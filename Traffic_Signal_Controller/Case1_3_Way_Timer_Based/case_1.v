==> flow/design.v <==
`timescale 1ns / 1ps
module case_1(
    input clk,rst,
    output reg [2:0]light_M1,
    output reg [2:0]light_S,
    output reg [2:0]light_MT,
    output reg [2:0]light_M2
    );
    parameter  S1=0, S2=1, S3 =2, S4=3, S5=4,S6=5;
    reg [3:0]count;
    reg[2:0] ps;
    parameter  sec7=7,sec5=5,sec2=2,sec3=3;
    always@(posedge clk or posedge rst)
        begin
        if(rst==1)
        begin
        ps<=S1;
        count<=0;
        end
        else        
            case(ps)
                S1: if(count<sec7)
                        begin
                        ps<=S1;
                        count<=count+1;
                        end
                    else
                        begin
                        ps<=S2;
                        count<=0;
                        end
                S2: if(count<sec2)
                        begin
                        ps<=S2;
                        count<=count+1;
                        end
                    else
                        begin
                        ps<=S3;
                        count<=0;
                        end
                S3: if(count<sec5)
                        begin
                        ps<=S3;
                        count<=count+1;
                        end
                    else
                        begin
                        ps<=S4;
                        count<=0;
                        end
                S4:if(count<sec2)
                        begin
                        ps<=S4;
                        count<=count+1;
                        end
                    else
                        begin
                        ps<=S5;
                        count<=0;
                        end
                S5:if(count<sec3)
                        begin
                        ps<=S5;
                        count<=count+1;
                        end
                    else
                        begin
                        ps<=S6;
                        count<=0;
                        end
                S6:if(count<sec2)
                        begin
                        ps<=S6;
                        count<=count+1;
                        end
                    else
                        begin
                        ps<=S1;
                        count<=0;
                        end
                default: ps<=S1;
                endcase
            end   
            always@(ps)    
            begin
              case(ps)     
                    S1:
                    begin
                       light_M1<=3'b001;
                       light_M2<=3'b001;
                       light_MT<=3'b100;
                       light_S<=3'b100;
                    end
                    S2:
                    begin 
                       light_M1<=3'b001;
                       light_M2<=3'b010;
                       light_MT<=3'b100;
                       light_S<=3'b100;
                    end
                    S3:
                    begin
                       light_M1<=3'b001;
                       light_M2<=3'b100;
                       light_MT<=3'b001;
                       light_S<=3'b100;
                    end
                    S4:
                    begin
                       light_M1<=3'b010;
                       light_M2<=3'b100;
                       light_MT<=3'b010;
                       light_S<=3'b100;
                    end
                    S5:
                    begin
                       light_M1<=3'b100;
                       light_M2<=3'b100;
                       light_MT<=3'b100;
                       light_S<=3'b001;
                    end
                    S6:
                    begin 
                       light_M1<=3'b100;
                       light_M2<=3'b100;
                       light_MT<=3'b100;
                       light_S<=3'b010;
                    end
                    default:
                    begin 
                       light_M1<=3'b000;
                       light_M2<=3'b000;
                       light_MT<=3'b000;
                       light_S<=3'b000;
                    end
                    endcase
            end                
endmodule
---- Step by step through the tools: case_1 ----
The steps from the RTL of case_1 to its reports follow in flow order.
Lines are those of the file above, counted from 1.
Operators: Yosys type, input widths -> output width; for muxes data width and select width s.
Not given: -
inputs
  design top .............................. case_1
  clock ................................... clk
  cell library ............................ sky130hd
  timing corner ........................... tt_025C_1v80

---- After elaboration ----
Yosys after proc, flatten, opt, wreduce and memory -nomap, before mapping. Memory bits, and registers merged into a memory's read port (data or address), are not among the register bits. Print and check cells are not counted. Equal cells are merged and count once.
word-level totals
  register bits after elaboration ......... 7
  bits in latches ......................... 0
  RAM bits ................................ 0
  memory bits (read-only) ................. 0
  word width x clocked read ports ......... 0
  memory cells ............................ 0
  input bits .............................. 2
  output and inout port bits .............. 12
  word-level cells ........................ 36
operators by class
  add/sub/neg operators ................... 1
  $mul .................................... 0
  divide/modulo/power cells ............... 0
  $lt $le $gt $ge ......................... 4
  equal/unequal tests ..................... 5
  shift operators ......................... 0
  multiplexer cells ....................... 16
  bitwise operators ....................... 0
  reduce/logical cells .................... 8
operators by type and width
  operator             count
  $pmux 3 s3           4
  $pmux 3 s6           1
  $pmux 4 s4           1
  $mux 4               4
  $reduce_or 4->1      3
  $lt 4x2->1 const B   2
  $lt 4x3->1 const B   2
  $eq 3x2->1 const B   2
  $eq 3x3->1 const B   2
  $reduce_or 3->1      2
  $reduce_bool 6->1    1
  $mux 3               2
  $add 4x1->4 const B  1
  $eq 3x1->1 const B   1
  $logic_not 3->1      1
  $mux 1               3
  $reduce_or 2->1      1
  $mux 2               1

---- Depth ----
Yosys ltp: most cells in a row. Word level: on the elaborated netlist, between registers, memories and ports. Mapped: between sequential cells and ports; inverters and the memories' decode and read muxes count.
logic depth
  word-level depth ........................ 3
  ABC_AREA ................................ 0
  mapped depth ............................ 6
  mapped depth without buffers ............ 6

---- Synthesis result ----
The flow's flattened synthesis, as Yosys stat reports it; memories are mapped. The netlist is that of the ABC_AREA named above (0 if unset); the other value can give another one.
cells by type
  type                            count  area in all (um^2)
  sky130_fd_sc_hd__dfrtp_1        9      225.216
  sky130_fd_sc_hd__dfstp_2        1      26.275
  sky130_fd_sc_hd__nor2_1         7      26.275
  sky130_fd_sc_hd__a21oi_1        5      25.024
  sky130_fd_sc_hd__ha_1           2      25.024
  sky130_fd_sc_hd__nor3_1         5      25.024
  sky130_fd_sc_hd__o31ai_2        2      25.024
  sky130_fd_sc_hd__buf_6          2      22.522
  sky130_fd_sc_hd__clkbuf_1       6      22.522
  sky130_fd_sc_hd__inv_1          6      22.522
  sky130_fd_sc_hd__or4_4          2      22.522
  sky130_fd_sc_hd__o21ai_0        4      20.019
  sky130_fd_sc_hd__nand2_1        5      18.768
  sky130_fd_sc_hd__clkbuf_8       1      13.763
  sky130_fd_sc_hd__nand2b_1       2      12.512
  sky130_fd_sc_hd__or3_1          2      12.512
  sky130_fd_sc_hd__nor2_4         1      11.261
  sky130_fd_sc_hd__dlygate4sd3_1  1      10.01
Other cell types: 14; their cells: 14.
mapped netlist
  mapped cells ............................ 77
  synthesis area .......................... 673.1 um^2
  sequential area ......................... 251.5 um^2
  mapped flip-flops ....................... 10
  buffer cells ............................ 10

---- Path before layout ----
OpenSTA on the mapped netlist: ideal clock, no wires. The path of least setup slack (recovery checks aside). Input and output delay are each 20% of the period. Register names are those of the netlist, which keeps one name where synthesis merged equal registers.
timing path after synthesis
  path type ............................... reg-to-output
  from .................................... reg ps
  to ...................................... out light_MT[2]
  period .................................. 2.48 ns
  external output delay ................... 0.496 ns
  launch time at the first pin ............ 0.000 ns
  data arrival time ....................... 1.143 ns
  required time ........................... 1.984 ns
  path slack .............................. 0.841 ns
  delay of the path ....................... 1.143 ns
  driving pins on the path ................ 3
  buffers on the path ..................... 0
  synthesis period reached ................ 1.639 ns
"delay of the path" = arrival - input delay + setup time.
A path that ends at an output port has no setup time.
"driving pins on the path" counts driving pins, that of a launching flip-flop among them; a cell with two outputs on the path counts twice.
"synthesis period reached" = period - worst setup slack (recovery checks aside). The figure is calculated, with input and output delays left at 20% of the set period.
Where an end lacks its bit number, it is one bit of the signal, or one of the new flip-flops if synthesis recoded a state register.
The rows between start and end are the longest chain of elaborated cells between them; the timing report does not say that the signal goes this way. Where chains are equally long, one stands for them.
A line is the first line of the expression or statement that the cell stems from. Yosys adds cells for indexed reads and writes and turns some case tables into memories.
At most two assigning lines are given for a register; there are more.
on the way, after synthesis
  path through ............................ sky130_fd_sc_hd__dfrtp_1 > sky130_fd_sc_hd__or2_2 > sky130_fd_sc_hd__or3_1
  length of the longest elaborated chain .. 3
  elaborated cells between the ends (all ways) .. 8
  those cells by class .................... 5 x eq/ne; 1 x mux; 2 x reduce/logical
RTL lines, path after synthesis
  element          RTL line  text
  start, declared  11        reg[2:0] ps;
  start, assigned  17        ps<=S1;
  start, assigned  24        ps<=S1;
  $eq 3x3->1       87        case(ps)
  $reduce_or 4->1  -
  $pmux 3 s3       87
  end, declared    6         output reg [2:0]light_MT,
Nets of the timed path that keep an RTL name, with a line that drives or declares them; the list need not be complete.
nets with RTL names, path after synthesis
  signal       RTL line
  light_M1[2]  87

==> results <==
Below are 2 stored runs of the flow (Yosys, OpenROAD; platform sky130hd) on case_1, each with its settings, unordered. Constraints: input delay and output delay 20% of the set period each, output load 0.01 pF.

Flow files of run A
==> flow/run.sh <==
#!/bin/bash
# the make line also repeats the synthesis and layout settings of config.mk as NAME=value (left out here)
make -C /OpenROAD-flow-scripts/flow DESIGN_CONFIG=/design/flow/config.mk WORK_HOME=/design/flow/orfs CLKGATE_MAP_FILE= finish
==> flow/config.mk <==
export PLATFORM = sky130hd
export DESIGN_NAME = case_1
export DESIGN_NICKNAME = case_1
export VERILOG_FILES = /design/flow/design.v
export SDC_FILE = /design/flow/constraint.sdc
export NUM_CORES = 4
export LEC_CHECK = 0
export CAP_MARGIN = 20
export CELL_PAD_IN_SITES_DETAIL_PLACEMENT = 1
export CORE_ASPECT_RATIO = 0.69
export CORE_MARGIN = 2
export CORE_UTILIZATION = 64
export GPL_ROUTABILITY_DRIVEN = 0
export PLACE_DENSITY_LB_ADDON = 0.06
export SLEW_MARGIN = 20
==> flow/constraint.sdc <==
create_clock -name core_clock -period 2.35 [get_ports {clk}]
set_input_delay 0.4700 -clock core_clock [delete_from_list [all_inputs] [get_ports {clk}]]
set_output_delay 0.4700 -clock core_clock [all_outputs]
set_load 0.01 [all_outputs]

report of run A: did not finish, floorplan, PDN-0185

Flow files of run B
==> flow/run.sh <==
#!/bin/bash
# the make line also repeats the synthesis and layout settings of config.mk as NAME=value (left out here)
make -C /OpenROAD-flow-scripts/flow DESIGN_CONFIG=/design/flow/config.mk WORK_HOME=/design/flow/orfs CLKGATE_MAP_FILE= finish
==> flow/config.mk <==
export PLATFORM = sky130hd
export DESIGN_NAME = case_1
export DESIGN_NICKNAME = case_1
export VERILOG_FILES = /design/flow/design.v
export SDC_FILE = /design/flow/constraint.sdc
export NUM_CORES = 4
export LEC_CHECK = 0
export CAP_MARGIN = 20
export CELL_PAD_IN_SITES_GLOBAL_PLACEMENT = 2
export CORE_ASPECT_RATIO = 1.49
export CORE_MARGIN = 2
export CORE_UTILIZATION = 52
export CTS_CLUSTER_SIZE = 56
export GPL_ROUTABILITY_DRIVEN = 0
export MAX_ROUTING_LAYER = met4
export MIN_ROUTING_LAYER = met2
export PLACE_DENSITY_LB_ADDON = 0.07
export SETUP_SLACK_MARGIN = 0.17
export SLEW_MARGIN = 20
==> flow/constraint.sdc <==
create_clock -name core_clock -period 3.29 [get_ports {clk}]
set_input_delay 0.6580 -clock core_clock [delete_from_list [all_inputs] [get_ports {clk}]]
set_output_delay 0.6580 -clock core_clock [all_outputs]
set_load 0.01 [all_outputs]

report of run B: did not finish, place, FLW-0024
